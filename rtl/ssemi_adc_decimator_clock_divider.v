==> flow/design.v <==
`timescale 1ns/1ps
module ssemi_adc_decimator_clock_divider #(
    parameter SSEMI_ADC_DECIMATOR_CLK_DIV_RATIO = 2   
) (
    input  wire i_clk,            
    input  wire i_rst_n,          
    input  wire i_enable,         
    input  wire i_sync_reset,     
    output reg  o_clk_div,        
    output wire o_clk_div_pos,    
    output wire o_clk_div_neg     
);
    reg [8-1:0] clk_counter;
    reg clk_div_reg;
    reg clk_div_pos_reg, clk_div_neg_reg;
    initial begin
        if (SSEMI_ADC_DECIMATOR_CLK_DIV_RATIO < 2 || SSEMI_ADC_DECIMATOR_CLK_DIV_RATIO > 8) begin
            $error("CLK_DIV_RATIO must be between 2 and %d", 8);
        end
    end
    always @(posedge i_clk or negedge i_rst_n) begin
        if (!i_rst_n) begin
            clk_counter <= 0;
        end else if (!i_enable || i_sync_reset) begin
            clk_counter <= 0;
        end else if (clk_counter >= SSEMI_ADC_DECIMATOR_CLK_DIV_RATIO - 1) begin
            clk_counter <= 0;
        end else begin
            clk_counter <= clk_counter + 1;
        end
    end
    always @(posedge i_clk or negedge i_rst_n) begin
        if (!i_rst_n) begin
            clk_div_reg <= 1'b0;
        end else if (!i_enable || i_sync_reset) begin
            clk_div_reg <= 1'b0;
        end else if (clk_counter == 0) begin
            clk_div_reg <= ~clk_div_reg;
        end
    end
    always @(posedge i_clk or negedge i_rst_n) begin
        if (!i_rst_n) begin
            clk_div_pos_reg <= 1'b0;
            clk_div_neg_reg <= 1'b0;
        end else if (!i_enable || i_sync_reset) begin
            clk_div_pos_reg <= 1'b0;
            clk_div_neg_reg <= 1'b0;
        end else begin
            clk_div_pos_reg <= (clk_counter == 0) && !clk_div_reg;
            clk_div_neg_reg <= (clk_counter == 0) && clk_div_reg;
        end
    end
    assign o_clk_div = clk_div_reg;
    assign o_clk_div_pos = clk_div_pos_reg;
    assign o_clk_div_neg = clk_div_neg_reg;
endmodule
# ---- Tool chain data of ssemi_adc_decimator_clock_divider
# Tool output for the design above, in the order of the flow.
# Lines are those of the file above, counted from 1.
# Operators: Yosys type, input widths -> output width; for muxes data width and select width s.
# Cell names lack the library's common part.
# Not given: --
dict set report inputs {
  top {ssemi_adc_decimator_clock_divider}
  clk_port {i_clk}
  library {sky130hd}
  lib_corner {tt_025C_1v80}
}

# ---- After elaboration
# Source: Yosys, flattened and elaborated, memories not mapped. Widths are those after wreduce. Registers that Yosys merges into a memory's read port (data or address) are not register bits. Print and check cells do not count. Equal cells are merged and count once.
dict set report bits {
  reg_bits 11
  in_bits 4
}
dict set report op_classes {
  addsub 1
  n_cmp 1
  muxes 6
  logic 1
  n_reduce_logical 7
}
# cell count
set ops {}
lappend ops {{$mux 8} 2}
lappend ops {{$add 8x1->8 const B} 1}
lappend ops {{$ge 8x1->1 const B} 1}
lappend ops {{$logic_not 8->1} 1}
lappend ops {{$mux 1} 4}
lappend ops {{$logic_and 1x1->1} 2}
lappend ops {{$logic_not 1->1} 2}
lappend ops {{$reduce_bool 2->1} 1}
lappend ops {{$logic_or 1x1->1} 1}
lappend ops {{$not 1->1} 1}

# ---- Depth
# Depth = most cells in a row (Yosys ltp): at word level without a register or memory, in the mapped netlist without a sequential cell, where the memories' decode and read muxes count.
dict set report depth {
  ltp_word 3
  ABC_AREA 1
  ltp_mapped 7
}

# ---- Synthesis result
# Source: synth_stat.txt of the flow (Yosys; design flattened, memories mapped). It holds for the ABC_AREA given above (unset counts as 0); a run with the other value may have another netlist.
# The area totals of this step are shown rounded.
# type count type_area_um2
set types {}
lappend types {dfrtp_1 11 275.264}
lappend types {ha_1 3 37.536}
lappend types {inv_1 10 37.536}
lappend types {nor2_1 8 30.029}
lappend types {nand2_1 5 18.768}
lappend types {nand3_2 1 10.01}
lappend types {xnor2_1 1 8.758}
lappend types {nor2_2 1 6.256}
lappend types {nand3_1 1 5.005}
lappend types {nor3_1 1 5.005}
lappend types {conb_1 1 3.754}
dict set report synth_totals {
  cell_count 43
  yosys_area_um2 438
  seqArea_um2 275
  ffs 11
  n_buf 0
}

# ---- Worst setup path after synthesis
# OpenSTA on the mapped netlist: ideal clock, no wires. The path of least setup slack (recovery checks aside). Input and output delay are each 20% of the period. Register names are those of the netlist, which keeps one name where synthesis merged equal registers.
dict set report synth_path {
  path_type {register to register}
  startpoint {reg clk_counter[0]}
  endpoint {reg clk_counter[0]}
  period_ns 1.4
  setup_time_ns 0.072
  arrival_time_ns 0.924
  required_time_ns 1.328
  setup_slack_ns 0.405
  path_delay_ns 0.996
  path_stages 7
  synth_period_reached_ns 0.995
}
# "path_delay_ns" = arrival - input delay + setup time.
# "path_stages": output pins that drive a net of the path, with the launching flip-flop's if there is one; two outputs of one cell count as two.
# "synth_period_reached_ns" = period - worst setup slack (recovery checks aside). The figure is calculated, with input and output delays left at 20% of the set period.
# Between the ends stands the longest chain of elaborated cells between them, by number of cells; it is not shown to be the way that was timed. Of several equally long chains one is given.
# A line is the first line of the expression or statement that the cell stems from. Yosys adds cells for indexed reads and writes and turns some case tables into memories.
# A register here has more assigning lines than the two given.
dict set report synth_between {
  path_cell_list {dfrtp_1 -> inv_1 -> ha_1 -> nand2_1 -> nor2_2 -> nand3_2 -> nor2_1}
  elab_chain_len 3
}
# item line_no
set synth_rtl {}
lappend synth_rtl {{from (decl)} 13} ;# reg [8-1:0] clk_counter;
lappend synth_rtl {{from (assign)} 23} ;# clk_counter <= 0;
lappend synth_rtl {{from (assign)} 29} ;# clk_counter <= clk_counter + 1;
lappend synth_rtl {{$add 8x1->8} 29}
lappend synth_rtl {{$mux 8} 26} ;# end else if (clk_counter >= SSEMI_ADC_DECIMATOR_CLK_DIV_RATIO - 1) begin
lappend synth_rtl {{$mux 8} 24} ;# end else if (!i_enable || i_sync_reset) begin
lappend synth_rtl {{to (assign)} 23}
lappend synth_rtl {{to (assign)} 29}
lappend synth_rtl {{to (decl)} 13}

# ---- Timing after layout
# Path of least setup slack in the final report of stored run 1 (OpenROAD, finished layout, wires in). Where an end is a register, its clock arrival counts in the times.
dict set report layout_path {
  path_type {register to register}
  startpoint {reg clk_counter[0]}
  endpoint {reg clk_counter[2]}
  period_ns 1.15
  setup_time_ns 0.07
  arrival_time_ns 1.32
  required_time_ns 1.31
  setup_slack_ns -0.01
  path_stages 7
}
# Between the ends stands the longest chain of elaborated cells between them, by number of cells; it is not shown to be the way that was timed. Of several equally long chains one is given.
# A register here has more assigning lines than the two given.
dict set report layout_between {
  path_cell_list {dfrtp_1 -> inv_1 -> ha_2 -> nand2_2 -> nor2_4 -> nand3_4 -> nor2_2}
  elab_chain_len 3
}
# item line_no
set layout_rtl {}
lappend layout_rtl {{from (decl)} 13} ;# reg [8-1:0] clk_counter;
lappend layout_rtl {{from (assign)} 23} ;# clk_counter <= 0;
lappend layout_rtl {{from (assign)} 29} ;# clk_counter <= clk_counter + 1;
lappend layout_rtl {{$add 8x1->8} 29}
lappend layout_rtl {{$mux 8} 26} ;# end else if (clk_counter >= SSEMI_ADC_DECIMATOR_CLK_DIV_RATIO - 1) begin
lappend layout_rtl {{$mux 8} 24} ;# end else if (!i_enable || i_sync_reset) begin
lappend layout_rtl {{to (assign)} 23}
lappend layout_rtl {{to (assign)} 29}
lappend layout_rtl {{to (decl)} 13}

; Measured data: module ssemi_adc_decimator_clock_divider, platform sky130hd, 2 stored runs of the flow under differing settings, order arbitrary. Input and output delays are each 20% of the period that was set; the output load is 0.01 pF.
; By "period_less_ws_ns" is meant the clock period of the run minus its worst setup slack. This is arithmetic on one report: input and output delays are still those of the set period (20% each).
; "worst_path_ns": the worst setup path's part of the clock period (all of it between registers, 20% less for each end at a port) less its slack. A launch clock that arrives late makes it longer, a capture clock that arrives late makes it shorter.
; "power.total_uw" rests on the timing tool's default activity at the inputs, not on a simulated workload.
; Measured values are rounded.

[stored run 1: settings]
period_ns = 1.15
CORE_UTILIZATION = 17
SETUP_SLACK_MARGIN = -0.05
PLACE_DENSITY = 0.36
HOLD_SLACK_MARGIN = 0.02
CORE_ASPECT_RATIO = 0.69
ABC_AREA = 1
GPL_TIMING_DRIVEN = 0
CTS_CLUSTER_SIZE = 82
CTS_CLUSTER_DIAMETER = 332
CAP_MARGIN = 40
SLEW_MARGIN = 5
CORE_MARGIN = 2
[stored run 1: results]
synthArea_um2 = 438
total_die_area_um2 = 3010
post_route_stdcell_area_um2 = 637
util_pct = 25.7
setup_worst_slack_ns = -0.006
fin_tns_ns = -0.006
power.total_uw = 823
period_less_ws_ns = 1.156
worst_path_ns = 1.16
path_kind = register to register

[stored run 2: settings]
period_ns = 1.55
CORE_UTILIZATION = 71
PLACE_DENSITY_LB_ADDON = 0.09
CORE_ASPECT_RATIO = 1.86
CELL_PAD_IN_SITES_GLOBAL_PLACEMENT = 0
ABC_AREA = 1
GPL_TIMING_DRIVEN = 0
GPL_ROUTABILITY_DRIVEN = 0
CAP_MARGIN = 30
SLEW_MARGIN = 0
MIN_ROUTING_LAYER = met2
CORE_MARGIN = 2
[stored run 2: results]
outcome = unfinished; error PDN-0185 in floorplanning
